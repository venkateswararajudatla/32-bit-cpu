==> flow/design.v <==
module DataMemory(dataout,datain,addressin,OPC,WEA,clock);
output [31:0]dataout;
input [31:0]datain;
input [31:0]addressin;
input  [5:0]OPC;
input WEA,clock;
reg [31:0]SRAM[7:0];
reg [31:0]dataout;
parameter LOAD= 6'b100;
integer i;
initial
begin
for (i =0 ; i<7 ;i=i+1) 
SRAM[i] <= i+32'b001;  
end
always@(posedge clock)
begin
if(WEA==1)
begin
SRAM[addressin]<=datain;  
end
if (OPC == LOAD && WEA==0)
begin
dataout<=SRAM[addressin];  
end
end
endmodule
# == From RTL to reports: DataMemory ==
# Tool output for the design above, in the order of the flow.
# Lines are those of the file above, counted from 1.
# Operators: Yosys type, input widths -> output width; for muxes data width and select width s.
# Library cell names are shortened.
# The mark - stands for no value.
# design
design,DataMemory
clock_port,clock
library,sky130hd
pvt_corner,tt_025C_1v80

# == Word-level counts ==
# Counts by Yosys on the flattened word-level netlist (proc, flatten, opt, wreduce; memories kept). Register bits leave out memories and registers merged into their read ports (data or address); mux counts leave out enables and synchronous resets folded into registers. Print and check cells are left out. Cells with the same type and inputs are merged into one.
# Memory sizes are those after Yosys's memory passes, which may raise the word count (mostly to a power of two), join words into wider ones and drop unused or constant bits.
# word_totals
reg_bits,0
latchBits,0
ramBits,256
rom_bits,0
clocked_rd_ports_x_width,32
memories,1
# classes
addsub,0
n_mul,0
div_mod_pow,0
n_cmp,0
n_eq,1
n_shift,0
muxes,3
bitwise,1
reduce_logical,1
# mem_list
memory,words,width,rd,write_ports,line,rtl
SRAM,8,32,1,1,7,reg [31:0]SRAM[7:0];
# ops
operator,n
$mux 32,1
$eq 6x3->1 const B,1
$mux 3,1
$logic_and 1x1->1,1
$not 1->1,1
$mux 1,1

# == Depth ==
# Depth = most cells in a row (Yosys ltp): at word level without a register or memory, in the mapped netlist without a sequential cell, where the memories' decode and read muxes count.
# logic_depth
depth_word,2
ABC_AREA,1
depth_mapped,9
ltp_nobuf,7

# == Mapped cells and area ==
# Source: synth_stat.txt of the flow (Yosys; design flattened, memories mapped). It holds for the ABC_AREA given above (unset counts as 0); a run with the other value may have another netlist.
# mapped
mapped_cells,1089
synth_area_mm2,0.0118138
ffs,288
n_buf,44
# by_type
cell,n,type_area_um2
edfxtp_1,288,8.65E+03
nand2_1,521,1.96E+03
inv_1,159,596.822
nand3_1,62,310.298
buf_2,34,170.163
buf_4,7,52.55
nor2_1,9,33.782
nor2_4,1,11.261
nor3_1,2,10.01
buf_1,2,7.507
inv_2,2,7.507
nand4_1,1,6.256
clkbuf_1,1,3.754

# == Worst setup path after synthesis ==
# Source: OpenSTA report_checks on the synthesized netlist (no wires, ideal clock, input and output delay 20% of the period each), path of least setup slack; recovery checks are left aside. Register names are those of the netlist, which keeps one name where synthesis merged equal registers.
# synth_path
path_kind,input to register
startpoint,in addressin[0]
endpoint,mem SRAM[0][0]
tclk_ps,5160
setup_ps,461
t_arrival_ps,3744
setup_slack_ps,955
delay_ps,3173
stages,5
path_buffers,2
period_less_setup_slack_ps,4205
# "delay_ps" is the arrival time less input delay plus setup time.
# "stages" counts driving pins, that of a launching flip-flop among them; a cell with two outputs on the path counts twice.
# "period_less_setup_slack_ps" = period - worst setup slack (recovery checks aside). The figure is calculated, with input and output delays left at 20% of the set period.
# The rows between start and end are the longest chain of elaborated cells between them; the timing report does not say that the signal goes this way. Where chains are equally long, one stands for them.
# A line is the first line of the expression or statement that the cell stems from. Yosys adds cells for indexed reads and writes and turns some case tables into memories.
# synth_between
cell_sequence,inv_2 -> buf_2 -> buf_2 -> nand2_1 -> nor3_1
elab_chain_len,1
cells_between,1
cone_classes,mux: 1
# synth_rtl
item,line,rtl
from (decl),4,input [31:0]addressin;
$mux 3,18,if(WEA==1)
to (decl),7,reg [31:0]SRAM[7:0];

# == Timing after layout ==
# From the final timing report of flow run A: the path of least setup slack in the routed layout; clock arrival at registers is part of the times.
# The path's times are printed in steps of 10 ps; the period is the one set.
# layout_path
path_kind,input to register
startpoint,in addressin[2]
endpoint,mem SRAM[2][18]
tclk_ps,10100
setup_ps,310
t_arrival_ps,4670
setup_slack_ps,5620
stages,5
path_buffers,2
# The rows between start and end are the longest chain of elaborated cells between them; the timing report does not say that the signal goes this way. Where chains are equally long, one stands for them.
# layout_between
cell_sequence,clkdlybuf4s50_1 -> inv_2 -> nand2_1 -> nor2_4 -> buf_4
elab_chain_len,1
cells_between,1
cone_classes,mux: 1
# layout_rtl
item,line,rtl
from (decl),4,input [31:0]addressin;
$mux 3,18,if(WEA==1)
to (decl),7,reg [31:0]SRAM[7:0];

# DataMemory through Yosys and OpenROAD on sky130hd: 2 stored runs, unordered, with their settings and measured results. The constraints put input and output delay at 20% of the set period each and load the outputs with 0.01 pF.
# "achievedPeriod_ps" is the run's clock period less its worst setup slack. It is reckoned from that one timing run; input and output delays stay at 20% of the period that was set.
# By "worst_path_allowed_less_slack_ps" is meant the share of the clock period that the worst setup path is allowed (20% is reserved at inputs, 20% at outputs), minus its slack. Clock arrival times at its registers enter into it.
# "fin_power_uw" is the tool's figure for a default switching activity; nothing was simulated.
# "worst_path_allowed_less_slack_ps" is given in steps of 10 ps.
# A setting shown as - is not set for that run.
stored run,period_ns,CORE_UTILIZATION,SETUP_SLACK_MARGIN,PLACE_DENSITY_LB_ADDON,HOLD_SLACK_MARGIN,TNS_END_PERCENT,ABC_AREA,MIN_ROUTING_LAYER,CAP_MARGIN,CORE_MARGIN,SLEW_MARGIN,CORE_ASPECT_RATIO,holdWs_ps,worst_path_allowed_less_slack_ps,critical_path_kind,util_pct,fin_ws_ps,fin_power_uw,final_setup_tns_ps,final_die_area_mm2,achievedPeriod_ps,synth_chip_area_mm2,finish.stdcell_area_mm2
flow run A,10.1,26,1.51,0.2,0.19,50,1,met1,20,2,20,-,693,2460,input to register,31.7,5620,2691,0,0.0471585,4480,0.0118138,0.014305
flow run B,8.54,35,2.31,0.04,-,55,-,-,20,2,10,1.54,542,2250,input to register,42.1,4581,2906,0,0.0324179,3959,0.0108366,0.0129224
